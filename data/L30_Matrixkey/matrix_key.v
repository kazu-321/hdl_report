==> flow/design.v <==
module m_matrix_key(
	input             clk, rst,	 
	input      [3:0]  row, 			 
	output reg [3:0]  col,			 
	output reg [15:0] key,			 
	output            tc				 
	) ;
	reg [2:0]  index ;	
	reg [15:0] tmp ;
	always @(posedge rst or posedge clk) begin
		if(rst == 1'b1)begin
		   tmp   <= 16'hFFFF ;
			key   <= 16'h0000 ;
			index <= 3'd0 ;
		end
		else begin
			if (index[0] == 1'b0) begin
				case (index[2:1]) 
					2'd0: begin
								col <= 4'b1110 ;
								key <= ~tmp ;
								tmp <= 16'hFFFF ;
							end
					2'd1: col <= 4'b1101 ;
					2'd2: col <= 4'b1011 ;
					2'd3: col <= 4'b0111 ;
				endcase
			end
			else begin
				tmp[{2'd0, index[2:1]}] <= row[0] ;
				tmp[{2'd1, index[2:1]}] <= row[1] ;
				tmp[{2'd2, index[2:1]}] <= row[2] ;
				tmp[{2'd3, index[2:1]}] <= row[3] ;
			end
			index <= index + 3'd1 ;		
		end
	end
	assign tc = (index == 3'd0) ? 1'b1 : 1'b0 ;
endmodule
module m_dec16to4 (
    input [15:0] key,		 
    output [3:0] out,		 
    output       pushed		 
) ;
    function [4:0] f ;
        input [15:0] in ;
        case(in)
			  16'h0001: f = { 1'b1, 4'h0 } ;		 
			  16'h0002: f = { 1'b1, 4'h1 } ;		 
			  16'h0004: f = { 1'b1, 4'h2 } ;		 
			  16'h0008: f = { 1'b1, 4'h3 } ;		 
			  16'h0010: f = { 1'b1, 4'h4 } ;		 
			  16'h0020: f = { 1'b1, 4'h5 } ;		 
			  16'h0040: f = { 1'b1, 4'h6 } ;		 
			  16'h0080: f = { 1'b1, 4'h7 } ;		 
			  16'h0100: f = { 1'b1, 4'h8 } ;		 
			  16'h0200: f = { 1'b1, 4'h9 } ;		 
			  16'h0400: f = { 1'b1, 4'hA } ;		 
			  16'h0800: f = { 1'b1, 4'hB } ;		 
			  16'h1000: f = { 1'b1, 4'hC } ;		 
			  16'h2000: f = { 1'b1, 4'hD } ;		 
			  16'h4000: f = { 1'b1, 4'hE } ;		 
			  16'h8000: f = { 1'b1, 4'hF } ;		 
			  default:  f = { 1'b0, 4'h0 } ;		 
        endcase
    endfunction
    assign { pushed, out } = f(key) ;
endmodule
module m_convert_num (
	input [3:0] key,
	output [3:0] num
);
	function [3:0] f;
		input [3:0] in;
		case(in)
			4'h0: f = 4'h1;
			4'h1: f = 4'h2;
			4'h2: f = 4'h3;
			4'h3: f = 4'hA;
			4'h4: f = 4'h4;
			4'h5: f = 4'h5;
			4'h6: f = 4'h6;
			4'h7: f = 4'hB;
			4'h8: f = 4'h7;
			4'h9: f = 4'h8;
			4'hA: f = 4'h9;
			4'hB: f = 4'hC;
			4'hD: f = 4'h0;
			4'hF: f = 4'hD;
			default: f = 4'hF;
		endcase
	endfunction
	assign num = f(key);
endmodule
Step by step through the tools: m_matrix_key --
The steps from the RTL of m_matrix_key to its reports follow in flow order. Lines are those of the file above, counted from 1. Cell names lack the library's common part. Not given: -
Set-up: top module m_matrix_key, clock input clk, standard-cell library sky130hd, corner tt_025C_1v80

Word level --
Yosys after proc, flatten, opt, wreduce and memory -nomap, before mapping. Memory bits, and registers merged into a memory's read port (data or address), are not among the register bits. Print and check cells are not counted. Equal cells are merged and count once.
Operators by class: reduce/logical cells 5, muxes and demuxes 4, shift-type cells 8, bitwise logic cells 15, add/sub/neg operators 5, equality and inequality tests 4
Operators with widths (number):
- inverter 16 bit | 5
- variable shift 1 x 5 -> 16 bit | 4
- variable shift 1 x 5 -> 16 bit (first input constant) | 4
- bitwise AND 16 bit | 4
- bitwise OR 16 bit | 4
- 2-to-1 mux 16 bit | 2
- case mux 4 bit (select 4 bit) | 1
- negation 4 -> 5 bit | 2
- negation 2 -> 5 bit | 1
- negation 3 -> 5 bit | 1
- == test 2 bit (second input constant) | 2
- AND reduction 2 bit | 2
- adder 3 x 1 -> 3 bit (second input constant) | 1
- zero test 3 bit | 1
- OR reduction 3 bit | 1
- inverter 1 bit | 2
- == test 2 x 1 -> 1 bit (second input constant) | 1
- != test 2 x 1 -> 1 bit (second input constant) | 1
- zero test 2 bit | 1
- 2-to-1 mux 1 bit | 1
Word-level totals: register bits 39, elaborated cells 45, output and inout port bits 21

Logic depth --
Yosys ltp: most cells in a row. Word level: on the elaborated netlist, between registers, memories and ports. Mapped: between sequential cells and ports; inverters and the memories' decode and read muxes count.
Depth: word-level depth 12, ABC_AREA 0, gate-level depth with buffers 7

After synthesis --
Yosys stat after the flow's synthesis: flattened, memories mapped to cells. It holds for the ABC_AREA given above (unset counts as 0); a run with the other value may have another netlist.
Synthesis totals: mapped flip-flops 39, buffer cells 8, cell area after synthesis 1808.0 um^2, cell count 176, area of sequential cells 1016.0 um^2
Cells by type:
- dfrtp_1 | number 19, area in all 475.456 um^2
- dfstp_2 | number 16, area in all 420.403 um^2
- ha_1 | number 10, area in all 125.12 um^2
- edfxtp_1 | number 4, area in all 120.115 um^2
- o21ai_0 | number 18, area in all 90.086 um^2
- nand2_1 | number 23, area in all 86.333 um^2
- o21ai_1 | number 12, area in all 60.058 um^2
- a21oi_1 | number 10, area in all 50.048 um^2
- inv_1 | number 10, area in all 37.536 um^2
- nor2_1 | number 9, area in all 33.782 um^2
- o22ai_1 | number 5, area in all 31.28 um^2
- o221ai_1 | number 3, area in all 26.275 um^2
- nor2b_1 | number 4, area in all 25.024 um^2
- mux2_2 | number 2, area in all 22.522 um^2
- nand3_1 | number 4, area in all 20.019 um^2
- or3b_2 | number 2, area in all 17.517 um^2
- a22oi_1 | number 2, area in all 15.014 um^2
- buf_2 | number 3, area in all 15.014 um^2
Not listed: further types 14, cells in them 20.

Path before layout --
OpenSTA on the mapped netlist: ideal clock, no wires. The path of least setup slack (recovery checks aside). Input and output delay are each 20% of the period. Register names are those of the netlist, which keeps one name where synthesis merged equal registers.
Timing path after synthesis: path type register to register, start reg index[1], end reg tmp[9], stages 7, library setup time 83 ps, buffers on the path 1, path delay 1694 ps, setup slack 726 ps, clock period 2420 ps, arrival time 1611 ps, period reached after synthesis 1694 ps
"path delay" is the arrival time less input delay plus setup time. "stages" counts driving pins, that of a launching flip-flop among them; a cell with two outputs on the path counts twice. "period reached after synthesis" is the clock period less the worst setup slack; recovery checks do not enter. This is arithmetic on one report: input and output delays are still those of the set period (20% each). Lines with a computed index may be missing from the assigning lines.
On the way, after synthesis: cells stage by stage dfrtp_1 > inv_1 > ha_1 > buf_6 > mux2i_1 > nor2_1 > o32a_1
RTL lines, path after synthesis:
- start, declared | line 8 | reg [2:0] index ;
- start, assigned | line 14 | index <= 3'd0 ;
- start, assigned | line 35 | index <= index + 3'd1 ;
- end, assigned | line 12 | tmp <= 16'hFFFF ;
- end, assigned | line 22 | tmp <= 16'hFFFF ;
- end, declared | line 9 | reg [15:0] tmp ;
No chain of elaborated cells between the ends is given.

==> results <==
Below are 2 stored runs of the flow (Yosys, OpenROAD; platform sky130hd) on m_matrix_key, each with its settings, unordered. Constraints: input delay and output delay 20% of the set period each, output load 0.01 pF.
[job 1] settings: period_ns=1.76, CORE_UTILIZATION=70, PLACE_DENSITY_LB_ADDON=0.25, HOLD_SLACK_MARGIN=0.25, CORE_MARGIN=7, CELL_PAD_IN_SITES_GLOBAL_PLACEMENT=3, CELL_PAD_IN_SITES_DETAIL_PLACEMENT=1, TNS_END_PERCENT=40, ABC_AREA=0, CAP_MARGIN=30, SLEW_MARGIN=0
[job 1] result: did not finish, placement stopped with FLW-0024
[job 2] settings: period_ns=2.14, CORE_UTILIZATION=57, SETUP_SLACK_MARGIN=0.21, CORE_ASPECT_RATIO=1.56, CELL_PAD_IN_SITES_GLOBAL_PLACEMENT=0, CELL_PAD_IN_SITES_DETAIL_PLACEMENT=2, ABC_AREA=0, CTS_CLUSTER_SIZE=88, CTS_CLUSTER_DIAMETER=286, SLEW_MARGIN=30, MAX_ROUTING_LAYER=met4, CAP_MARGIN=20, CORE_MARGIN=2
[job 2] result: did not finish, placement stopped with DPL-0033
